==> flow/design.v <==
`timescale 1ns / 1ps
module R4ABM2p14( x,y,p);
input [15:0] x,y;
output [31:0] p;
wire [7:0] sign_factor;
wire [16:0] p1;
assign sign_factor[0] = y[1] & y[0];
genvar i;
generate
	for ( i = 0; i < 14; i = i+1 )
		begin : pp_first 
		booth_R4ABM2 pp_pr(x[i],y[1],p1[i]);
		end
endgenerate
genvar i0;
generate
	for ( i0 = 14; i0 < 16; i0 = i0+1 )
		begin : pp_first_exact 
		booth pp_pr(x[i0],x[i0-1],y[1],y[0],1'b0,p1[i0]);
		end
endgenerate
booth last_pp0(x[15],x[15],y[1],y[0],1'b0,p1[16]);
wire [16:0] p2;
assign sign_factor[1] = y[3] & (y[2] ^ y[1]);
genvar i1;
generate
	for ( i1 = 0; i1 < 12; i1 = i1+1 )
		begin : pp_second 
		booth_R4ABM2 pp_pr(x[i1],y[3],p2[i1]);
		end
endgenerate
genvar i10;
generate
	for ( i10 = 12; i10 < 16; i10 = i10+1 )
		begin : pp_second_exact 
		booth pp_pr(x[i10],x[i10-1],y[3],y[2],y[1],p2[i10]);
		end
endgenerate
booth last_pp1(x[15],x[15],y[3],y[2],y[1],p2[16]);
wire [16:0] p3;
assign sign_factor[2] = y[5] & (y[4] ^ y[3]);
genvar i2;
generate
	for ( i2 = 0; i2 < 10; i2 = i2+1 )
		begin : pp_third 
		booth_R4ABM2 pp_pr(x[i2],y[5],p3[i2]);
		end
endgenerate
genvar j21;
generate
	for ( j21 = 10; j21 < 16; j21 = j21+1 )
		begin : pp_third_exact 
		booth pp_pr(x[j21],x[j21-1],y[5],y[4],y[3],p3[j21]);
		end
endgenerate
booth last_pp2(x[15],x[15],y[5],y[4],y[3],p3[16]);
wire [16:0] p4;
assign sign_factor[3] = y[7] & (y[6] ^ y[5]);
genvar i3;
generate
	for ( i3 = 0; i3 < 8; i3 = i3+1 )
		begin : pp_fourth 
		booth_R4ABM2 pp_pr(x[i3],y[7],p4[i3]);
		end
endgenerate
genvar j3;
generate
	for ( j3 = 8; j3 < 16; j3 = j3+1 )
		begin : pp_fourth_exact 
		booth pp_pr(x[j3],x[j3-1],y[7],y[6],y[5],p4[j3]);
		end
endgenerate
booth last_pp3(x[15],x[15],y[7],y[6],y[5],p4[16]);
wire [16:0] p5;
assign sign_factor[4] = y[9] & (y[8] ^ y[7]);
genvar i4;
generate
	for ( i4 = 0; i4 < 6; i4 = i4+1 )
		begin : pp_fifth 
		booth_R4ABM2 pp_pr(x[i4],y[9],p5[i4]);
		end
endgenerate
genvar j4;
generate
	for ( j4 = 6; j4 < 16; j4 = j4+1 )
		begin : pp_fifth_exact 
		booth pp_pr(x[j4],x[j4-1],y[9],y[8],y[7],p5[j4]);
		end
endgenerate
booth last_pp4(x[15],x[15],y[9],y[8],y[7],p5[16]);
wire [16:0] p6;
assign sign_factor[5] = y[11] & (y[10] ^ y[9]);
genvar i5;
generate
	for ( i5 = 0; i5 < 4; i5 = i5+1 )
		begin : pp_sixt
		booth_R4ABM2 pp_pr(x[i5],y[11],p6[i5]);
		end
endgenerate
genvar j5;
generate
	for ( j5 = 4; j5 < 16; j5 = j5+1 )
		begin : pp_sixt_exact 
		booth pp_pr(x[j5],x[j5-1],y[11],y[10],y[9],p6[j5]);
		end
endgenerate
booth last_pp5(x[15],x[15],y[11],y[10],y[9],p6[16]);
wire [16:0] p7;
assign sign_factor[6] = y[13] & (y[12] ^ y[11]);
genvar i6;
generate
	for ( i6 = 0; i6 < 2; i6 = i6+1 )
		begin : pp_seven
		booth_R4ABM2 pp_pr(x[i6],y[13],p7[i6]);
		end
endgenerate
genvar j6;
generate
	for ( j6 = 2; j6 < 16; j6 = j6+1 )
		begin : pp_seven_exact 
		booth pp_pr(x[j6],x[j6-1],y[13],y[12],y[11],p7[j6]);
		end
endgenerate
booth last_pp6(x[15],x[15],y[13],y[12],y[11],p7[16]);
wire [16:0] p8;
assign sign_factor[7] = y[15] & (y[14] ^ y[13]);
booth first_pp6(x[15],1'b0,y[15],y[14],y[13],p8[0]);
genvar j7;
generate
	for ( j7 = 1; j7 < 16; j7 = j7+1 )
		begin : pp_eight_exact 
		booth pp_pr(x[j7],x[j7-1],y[15],y[14],y[13],p8[j7]);
		end
endgenerate
booth last_pp7(x[15],x[15],y[15],y[14],y[13],p8[16]);
wire [7:0] E_MSB;
wire E_MSB0_neg;
not xn1(E_MSB[0],p1[16]);
not xn2(E_MSB[1],p2[16]);
not xn3(E_MSB[2],p3[16]);
not xn4(E_MSB[3],p4[16]);
not xn5(E_MSB[4],p5[16]);
not xn6(E_MSB[5],p6[16]);
not xn7(E_MSB[6],p7[16]);
not xn8(E_MSB[7],p8[16]);
not n1(E_MSB0_neg,E_MSB[0]);
wire [16:0] sum00_FA;
wire [16:0] carry00_FA;
wire [2:0] sum00_HA;
wire [2:0] carry00_HA;
wire [2:0] tmp001_HA;
wire [2:0] tmp002_HA;
assign tmp001_HA = {1'b1,p1[3],p1[0]};
assign tmp002_HA = {p3[16],p2[1],sign_factor[0]};
genvar i000;
generate
	for (i000 = 0; i000 < 3; i000 = i000 + 1)
		begin : pp_had000
		HAd pp_had(tmp001_HA[i000],tmp002_HA[i000],carry00_HA[i000],sum00_HA[i000]);
		end
endgenerate
wire [16:0] tmp001_FA;
wire [16:0] tmp002_FA;
wire [16:0] tmp003_FA;
assign tmp001_FA = {E_MSB[0],E_MSB0_neg,E_MSB0_neg, p1[16:4],p1[2]};
assign tmp002_FA = {E_MSB[1],p2[16:2],p2[0]};
assign tmp003_FA = {p3[16:0],sign_factor[1]};
genvar i001;
generate
	for (i001 = 0; i001 < 17; i001 = i001 + 1)
		begin : pp_fad00
		FAd pp_fad(tmp001_FA[i001],tmp002_FA[i001], tmp003_FA[i001], carry00_FA[i001],sum00_FA[i001]);
		end
endgenerate
wire [15:0] sum01_FA;
wire [15:0] carry01_FA;
wire [3:0] sum01_HA;
wire [3:0] carry01_HA;
wire [3:0] tmp011_HA;
wire [3:0] tmp012_HA;
assign tmp011_HA = {1'b1,E_MSB[4],p4[3],p4[0]};
assign tmp012_HA = {p6[16:15],p5[1],sign_factor[3]};
genvar i010;
generate
	for (i010 = 0; i010 < 4; i010 = i010 + 1)
		begin : pp_had01
		HAd pp_had(tmp011_HA[i010],tmp012_HA[i010],carry01_HA[i010],sum01_HA[i010]);
		end
endgenerate
wire [15:0] tmp011_FA;
wire [15:0] tmp012_FA;
wire [15:0] tmp013_FA;
assign tmp011_FA = {1'b1,E_MSB[3],p4[16:4],p4[2]};
assign tmp012_FA = {p5[16:2],p5[0]};
assign tmp013_FA = {p6[14:0],sign_factor[4]};
genvar i011;
generate
	for (i011 = 0; i011 < 16; i011 = i011 + 1)
		begin : pp_fad01
		FAd pp_fad(tmp011_FA[i011],tmp012_FA[i011], tmp013_FA[i011], carry01_FA[i011],sum01_FA[i011]);
		end
endgenerate
wire  sum02_FA;
wire  carry02_FA;
wire [16:0] sum02_HA;
wire [16:0] carry02_HA;
FAd f020(p7[2],p8[0],sign_factor[7],carry02_FA,sum02_FA);
wire [16:0] tmp021_HA;
wire [16:0] tmp022_HA;
assign tmp021_HA = {1'b1,E_MSB[6],p7[16:3],p7[0]};
assign tmp022_HA = {p8[16:1],sign_factor[6]};
genvar i020;
generate
	for (i020 = 0; i020  < 17; i020  = i020  + 1)
		begin : pp_had02
		HAd pp_had(tmp021_HA[i020],tmp022_HA[i020],carry02_HA[i020],sum02_HA[i020]);
		end
endgenerate
wire [16:0] sum10_FA;
wire [16:0] carry10_FA;
wire [3:0] sum10_HA;
wire [3:0] carry10_HA;
HAd h100(p1[1],carry00_HA[0],carry10_HA[0],sum10_HA[0]);
HAd h101(sum00_HA[1],carry00_FA[0],carry10_HA[1],sum10_HA[1]);
HAd h102(sum00_FA[2],carry00_FA[1],carry10_HA[2],sum10_HA[2]);
HAd h103(1'b1,sum01_FA[13],carry10_HA[3],sum10_HA[3]);
wire[16:0] tmp100;
wire[16:0] tmp101;
wire[16:0] tmp102;
assign tmp100 = { E_MSB[2],sum00_HA[2],sum00_FA[16:3],sum00_FA[1]};
assign tmp101 = {carry00_HA[2],carry00_FA[16:2],carry00_HA[1]};
assign tmp102 = {sum01_FA[12:1],sum01_HA[1],sum01_FA[0],p4[1],sum01_HA[0],sign_factor[2]};
genvar i11;
generate
	for(i11 = 0; i11 < 17; i11 = i11 +1 )
		begin : pp_fad10
		FAd pp_fad(tmp100[i11],tmp101[i11],tmp102[i11],carry10_FA[i11],sum10_FA[i11]);
		end
endgenerate
wire [13:0] sum11_FA;
wire [13:0] carry11_FA;
wire [6:0] sum11_HA;
wire [6:0] carry11_HA;   
wire[6:0] tmp100_HA;
wire[6:0] tmp101_HA;
assign tmp100_HA = {E_MSB[7],sum02_HA[16:14],carry01_FA[4],carry01_FA[2],carry01_HA[1]};
assign tmp101_HA = {carry02_HA[16:13],sum02_FA,sum02_HA[0],sign_factor[5]};
genvar i12;
generate
	for(i12 = 0; i12 < 7; i12 = i12 +1 )
		begin : pp_had11
		HAd pp_had(tmp100_HA[i12],tmp101_HA[i12],carry11_HA[i12],sum11_HA[i12]);
		end
endgenerate
wire[13:0] tmp110_FA;
wire[13:0] tmp111_FA;
wire[13:0] tmp112_FA;
assign tmp110_FA = {carry01_HA[3:2],carry01_FA[15:5],carry01_FA[3]};
assign tmp111_FA = {sum02_HA[13:1],p7[1]};
assign tmp112_FA = {carry02_HA[12:1],carry02_FA,carry02_HA[0]};
genvar i13;
generate
	for(i13 = 0; i13 < 14; i13 = i13 +1 )
		begin : pp_fad12
		FAd pp_fad(tmp110_FA[i13],tmp111_FA[i13],tmp112_FA[i13],carry11_FA[i13],sum11_FA[i13]);
		end
endgenerate
wire [20:0] sum20_FA;
wire [20:0] carry20_FA;
wire [7:0] sum20_HA;
wire [7:0] carry20_HA; 
wire[7:0] tmp200_HA;
wire[7:0] tmp201_HA;
assign tmp200_HA = {sum11_HA[6:4],sum10_FA[3],sum10_FA[1],sum10_HA[2],sum10_FA[0],sum00_FA[0]};
assign tmp201_HA = {carry11_HA[5:3],carry10_FA[2],carry10_HA[2],carry10_FA[0],carry10_HA[1],carry10_HA[0]};
genvar i20;
generate
	for(i20 = 0; i20 < 8; i20 = i20 +1 )
		begin : pp_had20 
		HAd pp_had(tmp200_HA[i20],tmp201_HA[i20],carry20_HA[i20],sum20_HA[i20]);
		end
endgenerate
wire[20:0] tmp200_FA;
wire[20:0] tmp201_FA;
wire[20:0] tmp202_FA;
assign tmp200_FA = {1'b1,E_MSB[5],sum01_HA[3:2],sum01_FA[15:14],sum10_HA[3],sum10_FA[16:4],sum10_FA[2]};
assign tmp201_FA = {sum11_HA[3],sum11_FA[13:10],carry10_HA[3],carry10_FA[16:3],carry10_FA[1]};
assign tmp202_FA = {carry11_FA[13:9],sum11_FA[9:1],sum11_HA[2],sum11_FA[0],sum11_HA[1],carry01_FA[1],sum11_HA[0],carry01_FA[0],carry01_HA[0]};
genvar i21;
generate
	for(i21 = 0; i21 < 21; i21 = i21 +1 )
		begin : pp_fad20
		FAd pp_fad(tmp200_FA[i21],tmp201_FA[i21],tmp202_FA[i21],carry20_FA[i21],sum20_FA[i21]);
		end
endgenerate
wire [11:0] sum30_FA;
wire [11:0] carry30_FA;
wire [16:0] sum30_HA;
wire [16:0] carry30_HA; 
wire[16:0] tmp300_HA;
wire[16:0] tmp301_HA;
assign tmp300_HA = {carry11_HA[6],sum20_HA[7:5] ,sum20_FA[20:16],sum20_FA[4],sum20_FA[2:1],sum20_HA[4],sum20_FA[0],sum20_HA[3:2],sum10_HA[1]};
assign tmp301_HA = {carry20_HA[7:5],carry20_FA[20:15],carry20_FA[3],carry20_FA[1],carry20_HA[4],carry20_FA[0],carry20_HA[3:0]};
genvar i30;
generate
	for(i30 = 0; i30 < 17; i30 = i30 +1 )
		begin : pp_had30
		HAd pp_had(tmp300_HA[i30],tmp301_HA[i30],carry30_HA[i30],sum30_HA[i30]);
		end
endgenerate
wire[11:0] tmp300_FA;
wire[11:0] tmp301_FA;
wire[11:0] tmp302_FA;
assign tmp300_FA = {sum20_FA[15:5],sum20_FA[3]};
assign tmp301_FA = {carry20_FA[14:4],carry20_FA[2]};
assign tmp302_FA = {carry11_FA[8:1],carry11_HA[2],carry11_FA[0],carry11_HA[1:0]};
genvar i31;
generate
	for(i31 = 0; i31 < 12; i31 = i31 +1 )
		begin : pp_fad31
		FAd pp_fad(tmp300_FA[i31],tmp301_FA[i31], tmp302_FA[i31], carry30_FA[i31],sum30_FA[i31]);
		end
endgenerate
wire [31:0] tmp_ADD1;
wire [31:0] tmp_ADD2;
assign tmp_ADD1 = {sum30_HA[15:8],sum30_FA[11:1],sum30_HA[7],sum30_FA[0],sum30_HA[6:1],sum20_HA[1],sum30_HA[0],sum20_HA[0],sum10_HA[0],sum00_HA[0]}; 
assign tmp_ADD2 = {carry30_HA[14:8],carry30_FA[11:1],carry30_HA[7],carry30_FA[0],carry30_HA[6:1],1'b0,carry30_HA[0],4'b0}; 
assign p = tmp_ADD1 + tmp_ADD2;
endmodule
module booth(a1,a0,b2,b1,b0,p);
	input a1,a0,b2,b1,b0;
	output p;
    wire [1:0] k;
    assign k[0] = (b1 ^ b0) & (b2 ^ a1);
    assign k[1] = (~(b1 ^ b0)) & (b2 ^ b1) & (b2 ^ a0);
    assign p = k[0] | k[1];
endmodule
module booth_R4ABM2(a0,b2,p);
	input a0,b2;
	output p;
    assign p = b2 ^ a0;
endmodule
module HAd(a,b,c,s);
	input a,b;
	output c,s;
	xor x1(s,a,b);
	and a1(c,a,b);
endmodule
module FAd(a,b,c,cy,sm);
	input a,b,c;
	output cy,sm;
	wire x,y,z;
	xor x1(x,a,b);
	xor x2(sm,x,c);
	and a1(y,a,b);
	and a2(z,x,c);
	or o1(cy,y,z);
endmodule
module FA(a,b,c,cy,sm);
	input a,b,c;
	output cy,sm;
	wire x,y,z;
	xor x1(x,a,b);
	xor x2(sm,x,c);
	and a1(y,a,b);
	and a2(z,x,c);
	or o1(cy,y,z);
endmodule
module carry_lookahead_adder
  #(parameter WIDTH = 16)
  (
   input [WIDTH-1:0] i_add1,
   input [WIDTH-1:0] i_add2,
   output [WIDTH:0]  o_result
   );
  wire [WIDTH:0]     w_C;
  wire [WIDTH-1:0]   w_G, w_P, w_SUM;
  genvar  ii;
  generate
    for (ii=0; ii<WIDTH; ii=ii+1) 
      begin
        FA full_adder_inst
            ( 
              .a(i_add1[ii]),
              .b(i_add2[ii]),
              .c(w_C[ii]),
              .sm(w_SUM[ii]),
              .cy()
              );
      end
  endgenerate
  genvar             jj;
  generate
    for (jj=0; jj<WIDTH; jj=jj+1) 
      begin
        assign w_G[jj]   = i_add1[jj] & i_add2[jj];
        assign w_P[jj]   = i_add1[jj] | i_add2[jj];
        assign w_C[jj+1] = w_G[jj] | (w_P[jj] & w_C[jj]);
      end
  endgenerate
  assign w_C[0] = 1'b0;  
  assign o_result = {w_C[WIDTH], w_SUM};    
endmodule  
`timescale 1ns / 10ps
module mult_top(
    input clk,
    input  [15:0] x,
    input  [15:0] y,
    output reg [31:0] p_out
    );
    wire [31:0] P_vec;
    reg [15:0] X_vec;
    reg [15:0] Y_vec;
    R4ABM2p14 mult(X_vec,Y_vec,P_vec); 
    always @(posedge clk) 
    begin
        p_out = P_vec;
        X_vec = x;
        Y_vec = y;
    end
endmodule 
[From RTL to reports: mult_top]
What the tools print for mult_top, step after step.
Line numbers count from 1 in the design file above.
Operators carry their Yosys type and port widths (W data, S select, Z words).
Library cell names are shortened.
A cell with -- has no value.
Design
  top: mult_top
  clock port: clk
  library: sky130hd
  library corner: tt_025C_1v80

[Word-level counts]
Source: Yosys, flattened and elaborated, memories not mapped. Widths are those after wreduce; folded enables and synchronous resets count as part of the registers. Registers that Yosys merges into a memory's read port (data or address) are not register bits. Print and check cells do not count. Equal cells are merged and count once.
Word-level totals
  bits in registers: 64
  output and inout bits: 32
  cells after elaboration: 1003
Operators by class
  add/subtract/negate cells: 1
  bitwise operators: 999
Operators with widths (number)
  $and A1 B1 Y1: 412
  $xor A1 B1 Y1: 392
  $or A1 B1 Y1: 177
  $add A32 B32 Y32: 1
  $not A1 Y1: 18

[Logic depth]
Yosys ltp: most cells in a row. Word level: on the elaborated netlist, between registers, memories and ports. Mapped: between sequential cells and ports; inverters and the memories' decode and read muxes count.
Depth
  depth in word-level cells: 19
  ABC_AREA: 0
  depth in mapped cells: 22

[Netlist]
Yosys stat after the flow's synthesis: flattened, memories mapped to cells. It holds for the ABC_AREA given above (unset counts as 0); a run with the other value may have another netlist.
Mapped netlist
  mapped cells: 931
  cell area after synthesis: 8421.8 sq um
  sequential part of the area: 1281.2 sq um
  flip-flop cells: 64
  buffer cells: 75
Cell types
  fa_1: number 96, total area 1.92E+03 sq um
  dfxtp_1: number 64, total area 1.28E+03 sq um
  ha_1: number 79, total area 988.448 sq um
  xor2_1: number 93, total area 814.531 sq um
  xnor2_1: number 63, total area 551.779 sq um
  inv_1: number 110, total area 412.896 sq um
  nor2_1: number 74, total area 277.766 sq um
  a22oi_1: number 32, total area 240.23 sq um
  o21ai_0: number 46, total area 230.221 sq um
  a221oi_1: number 24, total area 210.202 sq um
  clkbuf_1: number 45, total area 168.912 sq um
  a21oi_1: number 32, total area 160.154 sq um
  a211oi_1: number 17, total area 127.622 sq um
  a21o_1: number 11, total area 82.579 sq um
  nand2_1: number 19, total area 71.318 sq um
  buf_1: number 18, total area 67.565 sq um
  and2_1: number 7, total area 43.792 sq um
  a221o_1: number 4, total area 40.038 sq um
Not listed: further types 42, cells in them 97.
The figures by module come from a second, unflattened synthesis with its own total; it is not the netlist above.
Unflattened totals
  cells (unflattened synthesis): 906
  area (unflattened synthesis): 9584.2 sq um
Each row is one instance without its submodules.
Modules
  booth: instances 80, cells 5, area 43.8 sq um, seq. area 0.0 sq um
  FAd: instances 98, cells 1, area 20.0 sq um, seq. area 0.0 sq um
  R4ABM2p14: instances 1, cells 229, area 1609.0 sq um, seq. area 0.0 sq um
  mult_top: instances 1, cells 64, area 1281.2 sq um, seq. area 1281.2 sq um
  HAd: instances 59, cells 1, area 12.5 sq um, seq. area 0.0 sq um
  booth_R4ABM2: instances 56, cells 1, area 8.8 sq um, seq. area 0.0 sq um

[Timing after synthesis]
Path of least setup slack by OpenSTA after synthesis, without wires, with an ideal clock, recovery checks aside; 20% of the period is set as input and as output delay. Where synthesis merged equal registers, the netlist keeps one of their names.
Timing post-synthesis
  kind: reg2reg
  start: register Y_vec[7]
  end: register p_out[26]
  clock period: 6.22 ns
  time at the first pin: 0.000 ns
  data arrival time: 4.985 ns
  data required time: 6.097 ns
  slack: 1.112 ns
  path delay: 5.108 ns
  driving pins on the path: 20
  period reached after synthesis: 5.108 ns
"path delay" is the arrival time less input delay plus setup time.
"driving pins on the path": output pins that drive a net of the path, with the launching flip-flop's if there is one; two outputs of one cell count as two.
"period reached after synthesis" = period - worst setup slack (recovery checks aside). The figure is calculated, with input and output delays left at 20% of the set period.
The rows between start and end are the longest chain of elaborated cells between them; the timing report does not say that the signal goes this way. Where chains are equally long, one stands for them.
A line is the first line of the expression or statement that the cell stems from. Yosys adds cells for indexed reads and writes and turns some case tables into memories.
Between the ends, post-synthesis
  path through: dfxtp_1 > clkbuf_1 > buf_1 > buf_2 > xor2_1 > fa_1 > inv_1 > fa_1 > fa_1 > inv_1 > fa_1 > ha_1 > buf_6 > a2111oi_4 > o21ai_1 > a21oi_2 > a21oi_4 > a21oi_2 > a21oi_1 > xor2_1
  cells in the longest elaborated chain: 16
  elaborated cells on any way between the ends: 457
  those cells by class: 1 x add/sub; 456 x logic
RTL lines, path post-synthesis
  from (decl): RTL line 413  | reg [15:0] Y_vec;
  from (assign): RTL line 419  | Y_vec = y;
  $xor A1 B1 Y1: RTL line 335  | assign k[1] = (~(b1 ^ b0)) & (b2 ^ b1) & (b2 ^ a0);
  $not A1 Y1: RTL line 335
  $and A1 B1 Y1 (2 in a row): RTL line 335
  $or A1 B1 Y1: RTL line 336  | assign p = k[0] | k[1];
  $xor A1 B1 Y1: RTL line 353  | xor x1(x,a,b);
  $xor A1 B1 Y1: RTL line 354  | xor x2(sm,x,c);
  $and A1 B1 Y1: RTL line 356  | and a2(z,x,c);
  $or A1 B1 Y1: RTL line 357  | or o1(cy,y,z);
  $xor A1 B1 Y1: RTL line 353
  $and A1 B1 Y1: RTL line 356
  $or A1 B1 Y1: RTL line 357
  $xor A1 B1 Y1: RTL line 353
  $and A1 B1 Y1: RTL line 356
  $or A1 B1 Y1: RTL line 357
  $add A32 B32 Y32: RTL line 328  | assign p = tmp_ADD1 + tmp_ADD2;
  to (assign): RTL line 417  | p_out = P_vec;
  to (decl): RTL line 409  | output reg [31:0] p_out

[Timing after layout]
From the final timing report of run B: the path of least setup slack in the routed layout; clock arrival at registers is part of the times.
Timing after layout
  kind: reg2reg
  start: register Y_vec[3]
  end: register p_out[29]
  clock period: 5.88 ns
  time at the first pin: 0.34 ns
  data arrival time: 5.73 ns
  data required time: 6.10 ns
  slack: 0.36 ns
  driving pins on the path: 16
The rows between start and end are the longest chain of elaborated cells between them; the timing report does not say that the signal goes this way. Where chains are equally long, one stands for them.
Between the ends, after layout
  path through: dfxtp_1 > xor2_1 > a221oi_1 > fa_1 > fa_1 > fa_1 > inv_1 > fa_1 > ha_1 > a21oi_1 > nand2_1 > nor4_1 > o31ai_1 > o31ai_1 > nor4b_1 > nor3_1
  cells in the longest elaborated chain: 18
  elaborated cells on any way between the ends: 395
  those cells by class: 1 x add/sub; 394 x logic
RTL lines, path after layout
  from (decl): RTL line 413  | reg [15:0] Y_vec;
  from (assign): RTL line 419  | Y_vec = y;
  $xor A1 B1 Y1: RTL line 335  | assign k[1] = (~(b1 ^ b0)) & (b2 ^ b1) & (b2 ^ a0);
  $and A1 B1 Y1 (2 in a row): RTL line 335
  $or A1 B1 Y1: RTL line 336  | assign p = k[0] | k[1];
  $not A1 Y1: RTL line 139  | not xn2(E_MSB[1],p2[16]);
  $xor A1 B1 Y1: RTL line 353  | xor x1(x,a,b);
  $and A1 B1 Y1: RTL line 356  | and a2(z,x,c);
  $or A1 B1 Y1: RTL line 357  | or o1(cy,y,z);
  (+3 left out)
  $xor A1 B1 Y1: RTL line 353
  $and A1 B1 Y1: RTL line 356
  $or A1 B1 Y1: RTL line 357
  $xor A1 B1 Y1: RTL line 353
  $and A1 B1 Y1: RTL line 356
  $or A1 B1 Y1: RTL line 357
  $add A32 B32 Y32: RTL line 328  | assign p = tmp_ADD1 + tmp_ADD2;
  to (assign): RTL line 417  | p_out = P_vec;
  to (decl): RTL line 409  | output reg [31:0] p_out

==> results <==
Module mult_top, platform sky130hd: 2 stored runs of the flow (Yosys, OpenROAD) with differing settings, in no particular order. Input and output delays are each 20% of the period that was set; the output load is 0.01 pF.
By "achieved clock period" is meant the clock period of the run minus its worst setup slack. This is arithmetic on one report: input and output delays are still those of the set period (20% each).
"worst setup path time": the worst setup path's part of the clock period (all of it between registers, 20% less for each end at a port) less its slack. A launch clock that arrives late makes it longer, a capture clock that arrives late makes it shorter.
[run A] settings: period_ns=4.14, CORE_UTILIZATION=64, SETUP_SLACK_MARGIN=1.06, PLACE_DENSITY_LB_ADDON=0.1, CELL_PAD_IN_SITES_GLOBAL_PLACEMENT=1, CELL_PAD_IN_SITES_DETAIL_PLACEMENT=0, ABC_AREA=0, GPL_ROUTABILITY_DRIVEN=0, CAP_MARGIN=25, MAX_ROUTING_LAYER=met5, CORE_MARGIN=2, SLEW_MARGIN=20
[run A] result: did not finish, routing stopped with DPL-0038
[run B] settings: period_ns=5.88, CAP_MARGIN=20, CORE_MARGIN=2, CORE_UTILIZATION=40, SLEW_MARGIN=20
[run B] result: chip area after synthesis (Yosys) 8421.8 sq um, die area 22230.8 sq um, standard-cell area of the final layout 9640.5 sq um, utilization 46.3%, worst setup slack after layout 0.364 ns, total negative slack 0.000 ns, worst hold slack 0.713 ns, achieved clock period 5.516 ns, worst setup path time 5.52 ns, worst setup path kind reg2reg
